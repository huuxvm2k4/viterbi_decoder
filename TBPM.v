==> flow/design.v <==
module TBPM (
    input clk,
    input rst_n,
    input we,    
    input ACS00_selection,
    input ACS01_selection,
    input ACS10_selection,
    input ACS11_selection,
    output [7:0] ACS00_selection_o,
    output [7:0] ACS01_selection_o,
    output [7:0] ACS10_selection_o,
    output [7:0] ACS11_selection_o,
    output reg [3:0] wr_cnt
);
    reg [7:0] sr00, sr01, sr10, sr11;
    always @(posedge clk or negedge rst_n) begin
        if (!rst_n) begin
            sr00 <= 0;
            sr01 <= 0;  
            sr10 <= 0; 
            sr11 <= 0;
            wr_cnt <= 0;
        end else begin
            if (we) begin
                sr00 <= {ACS00_selection, sr00[7:1]};
                sr01 <= {ACS01_selection, sr01[7:1]};
                sr10 <= {ACS10_selection, sr10[7:1]};
                sr11 <= {ACS11_selection, sr11[7:1]};
                wr_cnt <= wr_cnt + 1;
            end
        end
    end
    assign ACS00_selection_o = sr00;
    assign ACS01_selection_o = sr01;
    assign ACS10_selection_o = sr10;
    assign ACS11_selection_o = sr11;
endmodule
# --- Step by step through the tools: TBPM ---
# What the tools print for TBPM, step after step.
# Line numbers count from 1 in the design file above.
# Cell names lack the library's common part.
inputs:
  design: "TBPM"
  clock_port: "clk"
  lib: "sky130hd"
  corner: "tt_025C_1v80"

# --- Word level ---
# Counts by Yosys on the flattened word-level netlist (proc, flatten, opt, wreduce; memories kept). Register bits leave out memories and registers merged into their read ports (data or address); mux counts leave out enables and synchronous resets folded into registers. Print and check cells are left out. Cells with the same type and inputs are merged into one.
word_totals:
  register_bits: 36
  latchBits: 0
  ramBits: 0
  mem_bits_ro: 0
  clocked_rd_ports_x_width: 0
  mem_count: 0
  out_inout_bits: 36
  elab_cells: 6
op_classes:
  n_addsub: 1
  multipliers: 0
  n_div: 0
  cmp: 0
  equal: 0
  shifts: 0
  n_mux: 0
  logic: 0
  reduce_and_logical: 0
ops:
  columns: ["operator", "count"]
  rows:
  - ["4-bit by 1-bit adder with 4-bit output with constant B", 1]

# --- Logic depth ---
# Longest topological path by Yosys (ltp), each cell counted once; first at word level (registers and memories cut), then after technology mapping (sequential cells cut; the memories' decode and read muxes count).
depth:
  word_depth: 1
  ABC_AREA: 0
  ltp_mapped: 4

# --- Netlist ---
# The flow's flattened synthesis, as Yosys stat reports it; memories are mapped. The netlist is that of the ABC_AREA named above (0 if unset); the other value can give another one.
types:
  columns: ["cell", "count"]
  rows:
  - ["dfrtp_1", 36]
  - ["mux2_4", 27]
  - ["mux2_2", 6]
  - ["buf_12", 3]
  - ["nand4_4", 1]
  - ["xnor2_2", 1]
  - ["ha_1", 1]
  - ["buf_6", 1]
  - ["xnor2_1", 1]
  - ["xor2_1", 1]
  - ["nand2_1", 1]
mapped:
  cell_count: 79
  area_um2: 1516.5
  seqArea_um2: 900.9
  flip_flops: 36

# --- Timing after synthesis ---
# Path of least setup slack by OpenSTA after synthesis, without wires, with an ideal clock, recovery checks aside; 20% of the period is set as input and as output delay. Where synthesis merged equal registers, the netlist keeps one of their names.
synth_path:
  path_kind: "flip-flop to flip-flop"
  startpoint: "reg wr_cnt[0]"
  endpoint: "reg wr_cnt[1]"
  period_ns: 1.47
  setup_time_ns: 0.125
  launch_ns: 0.000
  arrival_ns: 1.000
  path_slack_ns: 0.345
  delay_ns: 1.125
  path_stages: 3
  path_buffers: 0
  synth_period_reached_ns: 1.125
# "delay_ns" is the arrival time less input delay plus setup time.
# "path_stages" counts driving pins, that of a launching flip-flop among them; a cell with two outputs on the path counts twice.
# "synth_period_reached_ns" is the clock period less the worst setup slack; recovery checks do not enter. This is arithmetic on one report: input and output delays are still those of the set period (20% each).
# Between the ends stands the longest chain of elaborated cells between them, by number of cells; it is not shown to be the way that was timed. Of several equally long chains one is given.
# Each line given opens the expression or statement behind the cell; cells for indexed reads and writes are added by Yosys, which also makes memories of some case tables.
synth_via:
  path_cell_list: "dfrtp_1 ha_1 mux2_4"
  elab_chain_len: 1
  cells_between: 1
  lines_between: 1
  classes_between: "add/sub (1)"
synth_lines:
  columns: ["item", "line_no", "rtl"]
  rows:
  - ["start: declaration", 13, "output reg [3:0] wr_cnt"]
  - ["start: assignment", 22, "wr_cnt <= 0;"]
  - ["start: assignment", 29, "wr_cnt <= wr_cnt + 1;"]
  - ["4-bit by 1-bit adder with 4-bit output", 29, null]
  - ["end: assignment", 22, null]
  - ["end: assignment", 29, null]
  - ["end: declaration", 13, null]

# --- Timing after layout ---
# Path of least setup slack in the final report of flow run A (OpenROAD, finished layout, wires in). Where an end is a register, its clock arrival counts in the times.
layout_path:
  path_kind: "flip-flop to output port"
  startpoint: "reg sr10[0]"
  endpoint: "out ACS10_selection_o[0]"
  period_ns: 1.16
  out_delay_ns: 0.23
  launch_ns: 0.28
  arrival_ns: 0.90
  path_slack_ns: 0.03
  path_stages: 2
  path_buffers: 1
layout_via:
  path_cell_list: "dfrtp_1 clkdlybuf4s15_1"
  elab_chain_len: 0
  cells_between: 0
  lines_between: 0
layout_lines:
  columns: ["item", "line_no", "rtl"]
  rows:
  - ["start: declaration", 15, "reg [7:0] sr00, sr01, sr10, sr11;"]
  - ["start: assignment", 20, "sr10 <= 0;"]
  - ["start: assignment", 27, "sr10 <= {ACS10_selection, sr10[7:1]};"]
  - ["end: declaration", 11, "output [7:0] ACS10_selection_o,"]

Appendix: measured runs

Design TBPM on sky130hd. What follows are 2 stored runs of the flow, each under its own settings; their order means nothing. The constraints put input and output delay at 20% of the set period each and load the outputs with 0.01 pF.
"timing.achieved_period_ns": clock period set for the run, less the worst setup slack. It is reckoned from that one timing run; input and output delays stay at 20% of the period that was set.
By "worst_path_allowed_less_slack_ns" is meant the share of the clock period that the worst setup path is allowed (20% is reserved at inputs, 20% at outputs), minus its slack. Clock arrival times at its registers enter into it.
"power_total_mw" rests on the timing tool's default activity at the inputs, not on a simulated workload.

--- flow run A ---
==> flow/run.sh <==
#!/bin/bash
# the make line also repeats the synthesis and layout settings of config.mk as NAME=value (left out here)
make -C /OpenROAD-flow-scripts/flow DESIGN_CONFIG=/design/flow/config.mk WORK_HOME=/design/flow/orfs CLKGATE_MAP_FILE= finish
==> flow/config.mk <==
export PLATFORM = sky130hd
export DESIGN_NAME = TBPM
export DESIGN_NICKNAME = TBPM
export VERILOG_FILES = /design/flow/design.v
export SDC_FILE = /design/flow/constraint.sdc
export NUM_CORES = 4
export LEC_CHECK = 0
export CAP_MARGIN = 20
export CORE_MARGIN = 2
export CORE_UTILIZATION = 40
export SLEW_MARGIN = 20
==> flow/constraint.sdc <==
create_clock -name core_clock -period 1.16 [get_ports {clk}]
set_input_delay 0.2320 -clock core_clock [delete_from_list [all_inputs] [get_ports {clk}]]
set_output_delay 0.2320 -clock core_clock [all_outputs]
set_load 0.01 [all_outputs]

==> results, as YAML <==
results:
  post_synth_area_um2: 1516.5
  design_die_area_um2: 4299.4
  stdcell_area_um2: 2145.8
  finish.utilization_pct: 58.6
  fin_ws_ns: 0.027
  tns_ns: 0.000
  power_total_mw: 4.556
  timing.achieved_period_ns: 1.133
  worst_path_allowed_less_slack_ns: 0.90
  worstPathKind: "flip-flop to output port"

--- flow run B ---
==> flow/run.sh <==
#!/bin/bash
# the make line also repeats the synthesis and layout settings of config.mk as NAME=value (left out here)
make -C /OpenROAD-flow-scripts/flow DESIGN_CONFIG=/design/flow/config.mk WORK_HOME=/design/flow/orfs CLKGATE_MAP_FILE= finish
==> flow/config.mk <==
export PLATFORM = sky130hd
export DESIGN_NAME = TBPM
export DESIGN_NICKNAME = TBPM
export VERILOG_FILES = /design/flow/design.v
export SDC_FILE = /design/flow/constraint.sdc
export NUM_CORES = 4
export LEC_CHECK = 0
export CAP_MARGIN = 15
export CELL_PAD_IN_SITES_GLOBAL_PLACEMENT = 0
export CORE_MARGIN = 2
export CORE_UTILIZATION = 57
export GPL_ROUTABILITY_DRIVEN = 0
export PLACE_DENSITY = 0.93
export SLEW_MARGIN = 20
==> flow/constraint.sdc <==
create_clock -name core_clock -period 1.63 [get_ports {clk}]
set_input_delay 0.3260 -clock core_clock [delete_from_list [all_inputs] [get_ports {clk}]]
set_output_delay 0.3260 -clock core_clock [all_outputs]
set_load 0.01 [all_outputs]

==> results, as YAML <==
results:
  post_synth_area_um2: 1516.5
  design_die_area_um2: 3089.1
  stdcell_area_um2: 2182.1
  finish.utilization_pct: 87.3
  fin_ws_ns: 0.034
  tns_ns: 0.000
  power_total_mw: 3.323
  timing.achieved_period_ns: 1.596
  worst_path_allowed_less_slack_ns: 1.27
  worstPathKind: "flip-flop to output port"
